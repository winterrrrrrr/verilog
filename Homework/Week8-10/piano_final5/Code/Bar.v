==> flow/design.v <==
module Bar (
    input CP_rhythm,  
    input[1:0] sw,
    input[9:0] hc,
    input[9:0] vc,
    output reg[3:0] red,green,blue
);  
    reg[10:0] rhythm;  
    reg[31:0] count;  
    parameter N=9999_9999;
    reg[9:0] bar_bottom[28:0],bar_right[28:0];
    wire[9:0] bar_left[28:0],bar_top[28:0];
    parameter move_length=25; 
    parameter vbp=10'b00000_11111, vfp=10'b01111_11111;
    integer i;
    reg[28:0] in_bar; 
    parameter low_do=149, middle_do=362, high_do=575,
              low_re=180, middle_re=395, high_re=606,
              low_mi=210, middle_mi=423, high_mi=637,
              low_fa=241, middle_fa=454, high_fa=667,
              low_so=271, middle_so=484, high_so=697,
              low_la=301, middle_la=515, high_la=728,
              low_xi=332, middle_xi=545, high_xi=758;
    assign bar_left[0]=middle_so;
    assign bar_left[1]=high_mi;
    assign bar_left[2]=high_mi;
    assign bar_left[3]=high_fa;
    assign bar_left[4]=high_mi;
    assign bar_left[5]=high_re;
    assign bar_left[6]=high_do;
    assign bar_left[7]=high_do;
    assign bar_left[8]=high_do;
    assign bar_left[9]=high_fa;
    assign bar_left[10]=high_mi;
    assign bar_left[11]=high_re;
    assign bar_left[12]=high_do;
    assign bar_left[13]=high_re;
    assign bar_left[14]=middle_so;
    assign bar_left[15]=high_do;
    assign bar_left[16]=middle_so;
    assign bar_left[17]=high_do;
    assign bar_left[18]=middle_xi;
    assign bar_left[19]=middle_la;
    assign bar_left[20]=middle_xi;
    assign bar_left[21]=high_do;
    assign bar_left[22]=high_re;
    assign bar_left[23]=high_re;
    assign bar_left[24]=high_re;
    assign bar_left[25]=middle_xi;
    assign bar_left[26]=high_do;
    assign bar_left[27]=middle_la;
    assign bar_left[28]=middle_so;
    always @(*) begin
        for(i=0;i<=28;i=i+1)
            bar_right[i]=bar_left[i]+20;
    end
    assign bar_top[0]=bar_bottom[0]-move_length*2;
    assign bar_top[1]=bar_bottom[1]-move_length*3;
    assign bar_top[2]=bar_bottom[2]-move_length;
    assign bar_top[3]=bar_bottom[3]-move_length*2;
    assign bar_top[4]=bar_bottom[4]-move_length*2;
    assign bar_top[5]=bar_bottom[5]-move_length*4;
    assign bar_top[6]=bar_bottom[6]-move_length*2;
    assign bar_top[7]=bar_bottom[7]-move_length;
    assign bar_top[8]=bar_bottom[8]-move_length;
    assign bar_top[9]=bar_bottom[9]-move_length*2;
    assign bar_top[10]=bar_bottom[10]-move_length*2;
    assign bar_top[11]=bar_bottom[11]-move_length*2;
    assign bar_top[12]=bar_bottom[12]-move_length*2;
    assign bar_top[13]=bar_bottom[13]-move_length*6;
    assign bar_top[14]=bar_bottom[14]-move_length*2;
    assign bar_top[15]=bar_bottom[15]-move_length*2;
    assign bar_top[16]=bar_bottom[16]-move_length*2;
    assign bar_top[17]=bar_bottom[17]-move_length*2;
    assign bar_top[18]=bar_bottom[18]-move_length*2;
    assign bar_top[19]=bar_bottom[19]-move_length*3;
    assign bar_top[20]=bar_bottom[20]-move_length;
    assign bar_top[21]=bar_bottom[21]-move_length*2;
    assign bar_top[22]=bar_bottom[22]-move_length;
    assign bar_top[23]=bar_bottom[23]-move_length;
    assign bar_top[24]=bar_bottom[24]-move_length*3;
    assign bar_top[25]=bar_bottom[25]-move_length;
    assign bar_top[26]=bar_bottom[26]-move_length*2;
    assign bar_top[27]=bar_bottom[27]-move_length*2;
    assign bar_top[28]=bar_bottom[28]-move_length*6;
    always @(posedge CP_rhythm) begin
        case (sw)
            2'b11: begin
                rhythm<=rhythm+1;
                case (rhythm)
                    2: begin
                        bar_bottom[0]<=vbp;
                    end 
                    4: begin
                        bar_bottom[0]<=bar_bottom[0]+move_length;
                        bar_bottom[1]<=vbp;
                    end 
                    7: begin
                        for(i=0;i<=1;i=i+1)
                            if(bar_bottom[i])
                                bar_bottom[i]<=bar_bottom[i]+move_length;
                            else bar_bottom[i]<=0;
                        bar_bottom[2]<=vbp;
                    end 
                    8: begin
                        for(i=0;i<=2;i=i+1)
                            if(bar_bottom[i])
                                bar_bottom[i]<=bar_bottom[i]+move_length;
                            else bar_bottom[i]<=0;
                        bar_bottom[3]<=vbp;
                    end 
                    10: begin
                        for(i=0;i<=3;i=i+1)
                            if(bar_bottom[i])
                                bar_bottom[i]<=bar_bottom[i]+move_length;
                            else bar_bottom[i]<=0;
                        bar_bottom[4]<=vbp;
                    end 
                    12: begin
                        for(i=0;i<=4;i=i+1)
                            if(bar_bottom[i])
                                bar_bottom[i]<=bar_bottom[i]+move_length;
                            else bar_bottom[i]<=0;
                        bar_bottom[5]<=vbp;
                    end
                    16: begin
                        for(i=0;i<=5;i=i+1)
                            if(bar_bottom[i])
                                bar_bottom[i]<=bar_bottom[i]+move_length;
                            else bar_bottom[i]<=0;
                        bar_bottom[6]<=vbp;
                    end 
                    18: begin
                        for(i=0;i<=6;i=i+1)
                            if(bar_bottom[i])
                                bar_bottom[i]<=bar_bottom[i]+move_length;
                            else bar_bottom[i]<=0;
                        bar_bottom[7]<=vbp;
                    end 
                    19: begin
                        for(i=0;i<=7;i=i+1)
                            if(bar_bottom[i])
                                bar_bottom[i]<=bar_bottom[i]+move_length;
                            else bar_bottom[i]<=0;
                        bar_bottom[8]<=vbp;
                    end
                    20: begin
                        for(i=0;i<=8;i=i+1)
                            if(bar_bottom[i])
                                bar_bottom[i]<=bar_bottom[i]+move_length;
                            else bar_bottom[i]<=0;
                        bar_bottom[9]<=vbp;
                    end  
                    22: begin
                        for(i=0;i<=9;i=i+1)
                            if(bar_bottom[i])
                                bar_bottom[i]<=bar_bottom[i]+move_length;
                            else bar_bottom[i]<=0;
                        bar_bottom[10]<=vbp;
                    end 
                    24: begin
                        for(i=0;i<=10;i=i+1)
                            if(bar_bottom[i])
                                bar_bottom[i]<=bar_bottom[i]+move_length;
                            else bar_bottom[i]<=0;
                        bar_bottom[11]<=vbp;
                    end 
                    26: begin
                        for(i=0;i<=11;i=i+1)
                            if(bar_bottom[i])
                                bar_bottom[i]<=bar_bottom[i]+move_length;
                            else bar_bottom[i]<=0;
                        bar_bottom[12]<=vbp;
                    end 
                    28: begin
                        for(i=0;i<=12;i=i+1)
                            if(bar_bottom[i])
                                bar_bottom[i]<=bar_bottom[i]+move_length;
                            else bar_bottom[i]<=0;
                        bar_bottom[13]<=vbp;
                    end 
                    34: begin
                        for(i=0;i<=13;i=i+1)
                            if(bar_bottom[i])
                                bar_bottom[i]<=bar_bottom[i]+move_length;
                            else bar_bottom[i]<=0;
                        bar_bottom[14]<=vbp;
                    end 
                    36: begin
                        for(i=0;i<=14;i=i+1)
                            if(bar_bottom[i])
                                bar_bottom[i]<=bar_bottom[i]+move_length;
                            else bar_bottom[i]<=0;
                        bar_bottom[15]<=vbp;
                    end 
                    38: begin
                        for(i=0;i<=15;i=i+1)
                            if(bar_bottom[i])
                                bar_bottom[i]<=bar_bottom[i]+move_length;
                            else bar_bottom[i]<=0;
                        bar_bottom[16]<=vbp;
                    end 
                    40: begin
                        for(i=0;i<=16;i=i+1)
                            if(bar_bottom[i])
                                bar_bottom[i]<=bar_bottom[i]+move_length;
                            else bar_bottom[i]<=0;
                        bar_bottom[17]<=vbp;
                    end 
                    42: begin
                        for(i=0;i<=17;i=i+1)
                            if(bar_bottom[i])
                                bar_bottom[i]<=bar_bottom[i]+move_length;
                            else bar_bottom[i]<=0;
                        bar_bottom[18]<=vbp;
                    end 
                    44: begin
                        for(i=0;i<=18;i=i+1)
                            if(bar_bottom[i])
                                bar_bottom[i]<=bar_bottom[i]+move_length;
                            else bar_bottom[i]<=0;
                        bar_bottom[19]<=vbp;
                    end 
                    47: begin
                        for(i=0;i<=19;i=i+1)
                            if(bar_bottom[i])
                                bar_bottom[i]<=bar_bottom[i]+move_length;
                            else bar_bottom[i]<=0;
                        bar_bottom[20]<=vbp;
                    end 
                    48: begin
                        for(i=0;i<=20;i=i+1)
                            if(bar_bottom[i])
                                bar_bottom[i]<=bar_bottom[i]+move_length;
                            else bar_bottom[i]<=0;
                        bar_bottom[21]<=vbp;
                    end 
                    50: begin
                        for(i=0;i<=21;i=i+1)
                            if(bar_bottom[i])
                                bar_bottom[i]<=bar_bottom[i]+move_length;
                            else bar_bottom[i]<=0;
                        bar_bottom[22]<=vbp;
                    end 
                    51: begin
                        for(i=0;i<=22;i=i+1)
                            if(bar_bottom[i])
                                bar_bottom[i]<=bar_bottom[i]+move_length;
                            else bar_bottom[i]<=0;
                        bar_bottom[23]<=vbp;
                    end 
                    52: begin
                        for(i=0;i<=23;i=i+1)
                            if(bar_bottom[i])
                                bar_bottom[i]<=bar_bottom[i]+move_length;
                            else bar_bottom[i]<=0;
                        bar_bottom[24]<=vbp;
                    end 
                    55: begin
                        for(i=0;i<=24;i=i+1)
                            if(bar_bottom[i])
                                bar_bottom[i]<=bar_bottom[i]+move_length;
                            else bar_bottom[i]<=0;
                        bar_bottom[25]<=vbp;
                    end 
                    56: begin
                        for(i=0;i<=25;i=i+1)
                            if(bar_bottom[i])
                                bar_bottom[i]<=bar_bottom[i]+move_length;
                            else bar_bottom[i]<=0;
                        bar_bottom[26]<=vbp;
                    end 
                    58: begin
                        for(i=0;i<=26;i=i+1)
                            if(bar_bottom[i])
                                bar_bottom[i]<=bar_bottom[i]+move_length;
                            else bar_bottom[i]<=0;
                        bar_bottom[27]<=vbp;
                    end 
                    60: begin
                        for(i=0;i<=27;i=i+1)
                            if(bar_bottom[i])
                                bar_bottom[i]<=bar_bottom[i]+move_length;
                            else bar_bottom[i]<=0;
                        bar_bottom[28]<=vbp;
                    end 
                    default: begin 
                        for(i=0;i<=28;i=i+1)
                            if((bar_bottom[i]>0)&&(bar_bottom[i]<=vfp)) 
                                bar_bottom[i]<=bar_bottom[i]+move_length;
                            else bar_bottom[i]<=0;
                    end
                endcase
            end
            default: begin
                rhythm<=0;
                for(i=0;i<=28;i=i+1)
                    bar_bottom[i]<=0;
            end
        endcase
    end
    always @(*) begin
        for(i=0;i<=28;i=i+1)
            in_bar[i]=(hc<bar_right[i])&(hc>bar_left[i])&(vc>bar_top[i])&(vc<bar_bottom[i]);
    end
    always @(*) begin
        red=0; green=0; blue=0;
        if(in_bar) begin  
            red=4'b1001;
            green=4'b1111;
            blue=4'b1111;
        end
    end
endmodule
### Step by step through the tools: Bar

The steps from the RTL of Bar to its reports follow in flow order.
Line numbers count from 1 in the design file above.
Operators carry their Yosys type and port widths (W data, S select, Z words).
Cell names lack the library's common part.
Not given: --

| inputs | value |
|---|---|
| design top | Bar |
| clock input | CP_rhythm |
| library | sky130hd |
| library corner | tt_025C_1v80 |

### After elaboration

Source: Yosys, flattened and elaborated. Widths are those after wreduce. Registers that Yosys merges into a memory's read port (data or address) are not register bits. Print and check cells do not count. Equal cells are merged and count once.

| storage and ports | value |
|---|---|
| bits of input ports | 23 |
| output and inout port bits | 12 |
| register bits after elaboration | 301 |
| word-level cells | 513 |

| cells by class | value |
|---|---|
| $add $sub $neg | 59 |
| muxes and demuxes | 88 |
| equality and inequality tests | 30 |
| $lt $le $gt $ge | 130 |
| bitwise gates (word level) | 65 |
| reductions and logical operators | 111 |

Operator list:

| operator | number |
|---|---|
| $pmux W10 S3 | 28 |
| $mux W10 | 57 |
| $gt A10 B1 Y1 const B | 29 |
| $gt A10 B10 Y1 | 29 |
| $lt A10 B10 Y1 | 29 |
| $add A10 B5 Y10 const B | 29 |
| $le A10 B9 Y1 const B | 29 |
| $reduce_bool A10 Y1 | 28 |
| $eq A11 B6 Y1 const B | 15 |
| $sub A10 B6 Y10 const B | 16 |
| $eq A11 B5 Y1 const B | 8 |
| $sub A10 B5 Y10 const B | 7 |
| $and A1 B1 Y1 | 65 |
| $gt A10 B10 Y1 const B | 6 |
| $lt A10 B10 Y1 const B | 6 |
| $reduce_or A27 Y1 | 2 |
| $reduce_or A26 Y1 | 2 |
| $reduce_or A25 Y1 | 2 |
| $reduce_or A24 Y1 | 2 |
| $reduce_or A23 Y1 | 2 |
| $reduce_or A22 Y1 | 2 |
| $reduce_or A21 Y1 | 2 |
| $sub A10 B7 Y10 const B | 4 |
| $reduce_or A20 Y1 | 2 |
| $reduce_or A19 Y1 | 2 |
| $reduce_or A18 Y1 | 2 |
| $reduce_or A17 Y1 | 2 |
| $eq A11 B4 Y1 const B | 3 |

Not listed: further kinds 27, cells in them 73.

### Depth

Yosys ltp: most cells in a row. Word level: on the elaborated netlist, between registers, memories and ports. Mapped: between sequential cells and ports; inverters and the memories' decode and read muxes count.

| depth | value |
|---|---|
| word-level depth | 6 |
| ABC_AREA | 0 |
| mapped depth | 16 |
| gate-level depth less buffers | 15 |

### Mapped cells and area

Source: synth_stat.txt of the flow (Yosys; design flattened, memories mapped). It holds for the ABC_AREA given above (unset counts as 0); a run with the other value may have another netlist.
Totals and module areas in this step are rounded.

| synthesis totals | value |
|---|---|
| mapped cells | 4164 |
| buffer cells | 130 |
| flip-flop cells | 301 |
| synthesis area | 32500 µm² |
| area of sequential cells | 6030 µm² |

Cells by type:

| cell | number | total area (µm²) |
|---|---|---|
| ha_1 | 665 | 8320.48 |
| dfxtp_1 | 301 | 6.03E+03 |
| xnor2_1 | 333 | 2.92E+03 |
| a21oi_1 | 326 | 1.63E+03 |
| nor2_1 | 356 | 1.34E+03 |
| inv_1 | 323 | 1.21E+03 |
| o21ai_0 | 237 | 1.19E+03 |
| nand2_1 | 305 | 1.14E+03 |
| a211oi_1 | 97 | 728.198 |
| nand3_1 | 137 | 685.658 |
| a21o_1 | 86 | 645.619 |
| nand4_1 | 101 | 631.856 |
| nor3_1 | 122 | 610.586 |
| nor2b_1 | 64 | 400.384 |
| clkbuf_1 | 89 | 334.07 |
| o21a_1 | 42 | 315.302 |
| nor4_1 | 50 | 312.8 |
| a31oi_1 | 46 | 287.776 |

Not listed: further types 68, cells in them 484.

### Path before layout

Path of least setup slack by OpenSTA after synthesis, without wires, with an ideal clock, recovery checks aside; 20% of the period is set as input and as output delay. Where synthesis merged equal registers, the netlist keeps one of their names.

| timing path after synthesis | value |
|---|---|
| kind | input to output |
| start | input vc[0] |
| end | output blue[1] |
| stages on the path | 11 |
| period | 11.1 ns |
| arrival | 5.231 ns |
| required time | 8.880 ns |
| input delay | 2.220 ns |
| external output delay | 2.220 ns |
| path slack | 3.649 ns |
| path buffers | 1 |
| delay of the path | 3.011 ns |
| time at the first pin | 2.220 ns |
| synthesis period reached | 7.451 ns |

"delay of the path" = arrival - input delay + setup time.
At an output port there is no setup time.
"stages on the path" counts driving pins, that of a launching flip-flop among them; a cell with two outputs on the path counts twice.
"synthesis period reached" = period - worst setup slack (recovery checks aside). The figure is calculated, with input and output delays left at 20% of the set period.
Between the ends stands the longest chain of elaborated cells between them, by number of cells; it is not shown to be the way that was timed. Of several equally long chains one is given.
A line is the first line of the expression or statement that the cell stems from. Yosys adds cells for indexed reads and writes and turns some case tables into memories.

| on the way, after synthesis | value |
|---|---|
| path through | inv_1 -> ha_1 -> inv_1 -> a21oi_1 -> nor3_1 -> a2111oi_0 -> nor4_1 -> or4_1 -> a2111oi_0 -> nand3_1 -> buf_4 |
| length of the longest elaborated chain | 5 |
| elaborated cells on any way between the ends | 118 |
| source lines of those cells | 2 |
| those cells by class | compare: 58; mux: 1; logic: 58; reduce/logical: 1 |

Ends and longest elaborated chain, after synthesis:

| element | RTL line | source |
|---|---|---|
| start, declared | 5 | `input[9:0] vc,` |
| $gt A10 B10 Y1 | 304 | `in_bar[i]=(hc<bar_right[i])&(hc>bar_left[i])&(vc>bar_top[i])&(vc<bar_bottom[i]);` |
| $and A1 B1 Y1 (2 in a row) | 304 |  |
| $reduce_bool A29 Y1 | 308 | `if(in_bar) begin` |
| $mux W4 | 308 |  |
| end, declared | 6 | `output reg[3:0] red,green,blue` |

Some nets on the timed path still bear RTL names; the line given drives or declares the net.

Nets with RTL names, path after synthesis:

| net | RTL line |
|---|---|
| blue[0] | 308 |

### Worst path after layout

Path of least setup slack in the final report of run 1 (OpenROAD, finished layout, wires in). Where an end is a register, its clock arrival counts in the times.

| timing path after layout | value |
|---|---|
| kind | register to output |
| start | register bar_bottom[24][0] |
| end | output green[0] |
| time at the first pin | 0.57 ns |
| period | 4.55 ns |
| path slack | -0.56 ns |
| path buffers | 3 |
| arrival | 4.20 ns |
| required time | 3.64 ns |
| stages on the path | 17 |
| external output delay | 0.91 ns |

Between the ends stands the longest chain of elaborated cells between them, by number of cells; it is not shown to be the way that was timed. Of several equally long chains one is given.
A register here has more assigning lines than the two given.

| on the way, after layout | value |
|---|---|
| path through | dfxtp_4 -> a21oi_4 -> nor2_4 -> o31ai_4 -> nand3_2 -> xnor2_2 -> ha_1 -> nand4_1 -> a21oi_2 -> a2111oi_2 -> nor4_2 -> or4_4 -> a2111oi_4 -> buf_6 -> buf_12 -> nand3_4 -> buf_6 |
| length of the longest elaborated chain | 6 |
| elaborated cells on any way between the ends | 7 |
| source lines of those cells | 3 |
| those cells by class | add/sub: 1; compare: 2; mux: 1; logic: 2; reduce/logical: 1 |

Ends and longest elaborated chain, after layout:

| element | RTL line | source |
|---|---|---|
| start, declared | 11 | `reg[9:0] bar_bottom[28:0],bar_right[28:0];` |
| start, assigned | 257 | `bar_bottom[24]<=vbp;` |
| start, assigned | 262 | `bar_bottom[i]<=bar_bottom[i]+move_length;` |
| $sub A10 B7 Y10 | 81 | `assign bar_top[24]=bar_bottom[24]-move_length*3;` |
| $gt A10 B10 Y1 | 304 | `in_bar[i]=(hc<bar_right[i])&(hc>bar_left[i])&(vc>bar_top[i])&(vc<bar_bottom[i]);` |
| $and A1 B1 Y1 (2 in a row) | 304 |  |
| $reduce_bool A29 Y1 | 308 | `if(in_bar) begin` |
| $mux W4 | 308 |  |
| end, declared | 6 | `output reg[3:0] red,green,blue` |

Lab notebook: Bar

Measured data: module Bar, platform sky130hd, 2 stored runs of the flow under differing settings, order arbitrary. Input and output delays are each 20% of the period that was set; the output load is 0.01 pF.
"reached clock period" means the clock period less the worst setup slack. The figure is calculated, with input and output delays left at 20% of the set period.
"time of the worst setup path": the worst setup path's part of the clock period (all of it between registers, 20% less for each end at a port) less its slack. A launch clock that arrives late makes it longer, a capture clock that arrives late makes it shorter.
By "power consumption" is meant OpenSTA's value without simulated activity: inputs other than the clock are taken to toggle once in ten clock periods, and the tool carries that through the logic.
The measured numbers are rounded.

## Run 1

==> flow/run.sh <==
#!/bin/bash
# the make line also repeats the synthesis and layout settings of config.mk as NAME=value (left out here)
make -C /OpenROAD-flow-scripts/flow DESIGN_CONFIG=/design/flow/config.mk WORK_HOME=/design/flow/orfs CLKGATE_MAP_FILE= finish
==> flow/config.mk <==
export PLATFORM = sky130hd
export DESIGN_NAME = Bar
export DESIGN_NICKNAME = Bar
export VERILOG_FILES = /design/flow/design.v
export SDC_FILE = /design/flow/constraint.sdc
export NUM_CORES = 4
export LEC_CHECK = 0
export ABC_AREA = 0
export CAP_MARGIN = 0
export CORE_ASPECT_RATIO = 0.85
export CORE_MARGIN = 9
export CORE_UTILIZATION = 46
export CTS_CLUSTER_DIAMETER = 205
export PLACE_DENSITY = 0.46
export SETUP_SLACK_MARGIN = -0.41
export SLEW_MARGIN = 15
export TNS_END_PERCENT = 80
==> flow/constraint.sdc <==
create_clock -name core_clock -period 4.55 [get_ports {CP_rhythm}]
set_input_delay 0.9100 -clock core_clock [delete_from_list [all_inputs] [get_ports {CP_rhythm}]]
set_output_delay 0.9100 -clock core_clock [all_outputs]
set_load 0.01 [all_outputs]

| result of run 1 | value |
|---|---|
| reached clock period | 5.110 ns |
| total negative setup slack | -5.53 ns |
| final design utilization | 0.577 |
| power consumption | 0.00819 W |
| standard-cell area of the final layout | 40200 µm² |
| time of the worst setup path | 4.20 ns |
| critical path type | register to output |
| setup slack of the critical path | -0.560 ns |
| area inside the die boundary | 80600 µm² |
| worst-case hold slack | 0.465 ns |
| mapped cell area after synthesis | 32500 µm² |

## Run 2

==> flow/run.sh <==
#!/bin/bash
# the make line also repeats the synthesis and layout settings of config.mk as NAME=value (left out here)
make -C /OpenROAD-flow-scripts/flow DESIGN_CONFIG=/design/flow/config.mk WORK_HOME=/design/flow/orfs CLKGATE_MAP_FILE= finish
==> flow/config.mk <==
export PLATFORM = sky130hd
export DESIGN_NAME = Bar
export DESIGN_NICKNAME = Bar
export VERILOG_FILES = /design/flow/design.v
export SDC_FILE = /design/flow/constraint.sdc
export NUM_CORES = 4
export LEC_CHECK = 0
export CAP_MARGIN = 15
export CELL_PAD_IN_SITES_DETAIL_PLACEMENT = 2
export CELL_PAD_IN_SITES_GLOBAL_PLACEMENT = 1
export CORE_MARGIN = 2
export CORE_UTILIZATION = 19
export CTS_CLUSTER_DIAMETER = 226
export MAX_ROUTING_LAYER = met4
export PLACE_DENSITY = 0.64
export SETUP_SLACK_MARGIN = 0.66
export SLEW_MARGIN = 35
==> flow/constraint.sdc <==
create_clock -name core_clock -period 3.67 [get_ports {CP_rhythm}]
set_input_delay 0.7340 -clock core_clock [delete_from_list [all_inputs] [get_ports {CP_rhythm}]]
set_output_delay 0.7340 -clock core_clock [all_outputs]
set_load 0.01 [all_outputs]

| result of run 2 | value |
|---|---|
| reached clock period | 7.111 ns |
| total negative setup slack | -37.1 ns |
| final design utilization | 0.274 |
| power consumption | 0.0116 W |
| standard-cell area of the final layout | 46400 µm² |
| time of the worst setup path | 6.38 ns |
| critical path type | register to output |
| setup slack of the critical path | -3.44 ns |
| area inside the die boundary | 174000 µm² |
| worst-case hold slack | 0.486 ns |
| mapped cell area after synthesis | 32500 µm² |
